==> flow/design.v <==
module divisor_1hz (
    input clk,       
    input rst_n,     
    output reg tick  
);
    parameter FREQ_CLK = 5; 
    reg [25:0] contagem;
    always @(posedge clk, negedge rst_n) begin
        if (rst_n == 1'b0) begin
            contagem <= 0;
            tick <= 0;
        end 
        else begin
            if (contagem == FREQ_CLK - 1) begin
                contagem <= 0;
                tick <= 1'b1;  
            end 
            else begin
                contagem <= contagem + 1;
                tick <= 1'b0;  
            end
        end
    end
endmodule
module cron (
    input clk,             
    input rst_n,           
    input play_pause,      
    output reg [9:0] q,     
    output wire tick_1s    
);
    divisor_1hz div_inst (
        .clk(clk),
        .rst_n(rst_n),
        .tick(tick_1s)  
    );
    always @(posedge clk, negedge rst_n) begin
        if (rst_n == 1'b0) begin
            q <= 10'd0;
        end 
        else begin 
            if (play_pause == 1'b1 && tick_1s == 1'b1) begin
                if (q >= 10'd999) begin
                    q <= 10'd0; 
                end 
                else begin
                    q <= q + 1;
                end
            end
        end
    end
endmodule
# From RTL to reports: cron
# The steps from the RTL of cron to its reports follow in flow order.
# Line numbers count from 1 in the design file above.
# Library cell names are shortened.
# A cell with - has no value.
[setup]
top = "cron"
clock = "clk"
lib = "sky130hd"
lib_corner = "tt_025C_1v80"

# Elaborated design
# Counts by Yosys on the flattened word-level netlist (proc, flatten, opt, wreduce; memories kept). Register bits leave out memories and registers merged into their read ports (data or address); mux counts leave out enables and synchronous resets folded into registers. Print and check cells are left out. Cells with the same type and inputs are merged into one.
[classes]
n_mux = 3
reduce_and_logical = 1
n_addsub = 2
eq_ne = 1
n_cmp = 1
[op_table]
columns = ["cell", "n"]
rows = [
  ["26-bit by 1-bit adder with 26-bit output (second input constant)", 1],
  ["26-bit by 3-bit equality test with 1-bit output (second input constant)", 1],
  ["26-bit 2-to-1 mux", 1],
  ["10-bit by 1-bit adder with 10-bit output (second input constant)", 1],
  ["10-bit greater-or-equal comparator (second input constant)", 1],
  ["10-bit 2-to-1 mux", 1],
  ["1-bit logical AND", 1],
  ["1-bit 2-to-1 mux", 1],
]
[bits]
register_bits = 37
inputBits = 3
out_inout_bits = 11
word_cells = 11

# Longest topological paths
# Depth = most cells in a row (Yosys ltp): at word level without a register or memory, in the mapped netlist without a sequential cell, where the memories' decode and read muxes count.
[logic_depth]
ltp_word = 2
abc_area = 0
depth_mapped = 6
ltp_nobuf = 6

# Netlist
# Source: synth_stat.txt of the flow (Yosys; design flattened, memories mapped). It holds for the ABC_AREA given above (unset counts as 0); a run with the other value may have another netlist.
# Totals and module areas in this step are rounded.
[mapped]
sequential_area_mm2 = 0.00093
n_buf = 3
yosys_area_mm2 = 0.0018
stdcells = 172
ff_cells = 37
[by_type]
columns = ["type", "n", "type_area_um2"]
rows = [
  ["dfrtp_1", 37, 925.888],
  ["xnor2_1", 18, 157.651],
  ["xor2_1", 11, 96.342],
  ["nor2_1", 20, 75.072],
  ["nand4_1", 11, 68.816],
  ["nand3_1", 13, 65.062],
  ["nand2_1", 16, 60.058],
  ["ha_1", 4, 50.048],
  ["nor3_1", 10, 50.048],
  ["nor4_4", 2, 42.541],
  ["nor4_1", 6, 37.536],
  ["o21ai_0", 3, 15.014],
  ["nand2b_1", 2, 12.512],
  ["nand4_2", 1, 12.512],
  ["or3_1", 2, 12.512],
  ["nor4bb_1", 1, 10.01],
  ["o2bb2ai_1", 1, 8.758],
  ["a211oi_1", 1, 7.507],
]
# Not listed: further types 11, cells in them 13.
# By module: a second synthesis without flattening, with its own total; a netlist apart from the flattened one above.
[hier_totals]
hier_cells = 167
hier_area_mm2 = 0.0018
# Rows give one instance, submodules left out.
[by_module]
columns = ["mod", "instances", "mod_seq_area_mm2", "cells", "mod_area_mm2"]
rows = [
  ["divisor_1hz", 1, 0.00068, 109, 0.0013],
  ["cron", 1, 0.00025, 58, 0.00053],
]

# Timing after synthesis
# Source: OpenSTA report_checks on the synthesized netlist (no wires, ideal clock, input and output delay 20% of the period each), path of least setup slack; recovery checks are left aside. Register names are those of the netlist, which keeps one name where synthesis merged equal registers.
[synth_timing]
kind = "flip-flop to flip-flop"
from = "reg div_inst.contagem[4]"
to = "reg div_inst.contagem[24]"
n_path_buf = 1
setup_ns = 0.079
required_time_ns = 2.041
slack_ns = 0.343
path_delay_ns = 1.777
launch_ns = 0.000
driving_pins = 6
arrival_ns = 1.698
clock_period_ns = 2.12
synth_period_reached_ns = 1.777
# "path_delay_ns" = arrival - input delay + setup time.
# "driving_pins" counts driving pins, that of a launching flip-flop among them; a cell with two outputs on the path counts twice.
# "synth_period_reached_ns" is the clock period less the worst setup slack; recovery checks do not enter. This is arithmetic on one report: input and output delays are still those of the set period (20% each).
# Between the ends stands the longest chain of elaborated cells between them, by number of cells; it is not shown to be the way that was timed. Of several equally long chains one is given.
# A line is the first line of the expression or statement that the cell stems from. Yosys adds cells for indexed reads and writes and turns some case tables into memories.
# A register here has more assigning lines than the two given.
[synth_between]
cell_sequence = "dfrtp_1 > nand4_2 > or4_1 > buf_4 > nor4_4 > xor2_1"
elab_chain_cells = 2
cone_cells = 3
cone_lines = 2
cone_classes = "add/sub: 1; eq/ne: 1; mux: 1"
[synth_lines]
columns = ["item", "line", "text"]
rows = [
  ["start, declared", 7, "reg [25:0] contagem;"],
  ["start, assigned", 10, "contagem <= 0;"],
  ["start, assigned", 19, "contagem <= contagem + 1;"],
  ["26-bit by 1-bit adder with 26-bit output", 19, ""],
  ["26-bit 2-to-1 mux", 14, "if (contagem == FREQ_CLK - 1) begin"],
  ["end, assigned", 15, "contagem <= 0;"],
  ["end, assigned", 19, ""],
  ["end, declared", 7, ""],
]

# Worst path after layout
# From the final timing report of entry B: the path of least setup slack in the routed layout; clock arrival at registers is part of the times.
[layout_timing]
kind = "flip-flop to flip-flop"
from = "reg div_inst.contagem[4]"
to = "reg div_inst.contagem[23]"
slack_ns = 1.01
arrival_ns = 2.15
setup_ns = 0.07
required_time_ns = 3.16
launch_ns = 0.28
clock_period_ns = 2.95
driving_pins = 5
n_path_buf = 0
# Between the ends stands the longest chain of elaborated cells between them, by number of cells; it is not shown to be the way that was timed. Of several equally long chains one is given.
# A register here has more assigning lines than the two given.
[layout_between]
cell_sequence = "dfrtp_1 > nand4_2 > or4_1 > nor4_4 > xor2_1"
elab_chain_cells = 2
cone_cells = 3
cone_lines = 2
cone_classes = "add/sub: 1; eq/ne: 1; mux: 1"
[layout_lines]
columns = ["item", "line", "text"]
rows = [
  ["start, declared", 7, "reg [25:0] contagem;"],
  ["start, assigned", 10, "contagem <= 0;"],
  ["start, assigned", 19, "contagem <= contagem + 1;"],
  ["26-bit by 1-bit adder with 26-bit output", 19, ""],
  ["26-bit 2-to-1 mux", 14, "if (contagem == FREQ_CLK - 1) begin"],
  ["end, assigned", 15, "contagem <= 0;"],
  ["end, assigned", 19, ""],
  ["end, declared", 7, ""],
]

# Flow measurements of cron on sky130hd: 2 stored runs with different settings, listed in no order. Input and output delays are each 20% of the period that was set; the output load is 0.01 pF.
# "achieved_period_ns" = clock period - worst setup slack. The figure is calculated, with input and output delays left at 20% of the set period.
# "worstPathTime_ns": the worst setup path's part of the clock period (all of it between registers, 20% less for each end at a port) less its slack. A launch clock that arrives late makes it longer, a capture clock that arrives late makes it shorter.
# "power.total_uw" is the tool's figure for a default switching activity; nothing was simulated.
# Values from the reports are rounded here.

[[run]]
name = "entry A"
[run.settings]
period_ns = 1.62
CORE_UTILIZATION = 72
PLACE_DENSITY_LB_ADDON = 0.29
CELL_PAD_IN_SITES_GLOBAL_PLACEMENT = 3
TNS_END_PERCENT = 100
GPL_TIMING_DRIVEN = 0
GPL_ROUTABILITY_DRIVEN = 1
CTS_CLUSTER_SIZE = 57
CTS_CLUSTER_DIAMETER = 72
CAP_MARGIN = 0
MIN_ROUTING_LAYER = "met1"
CORE_MARGIN = 2
SLEW_MARGIN = 20
[run.results]
outcome = "unfinished; error FLW-0024 in placement"

[[run]]
name = "entry B"
[run.settings]
period_ns = 2.95
CAP_MARGIN = 20
CORE_MARGIN = 2
CORE_UTILIZATION = 40
SLEW_MARGIN = 20
[run.results]
post_synth_area_mm2 = 0.0018
total_die_area_mm2 = 0.005
post_route_stdcell_area_mm2 = 0.0021
fin_util_pct = 48
worstSetupSlack_ns = 1.0
setupTns_ns = 0.000
holdWs_ns = 0.47
power.total_uw = 960
achieved_period_ns = 1.940
worstPathTime_ns = 1.94
path_kind = "flip-flop to flip-flop"
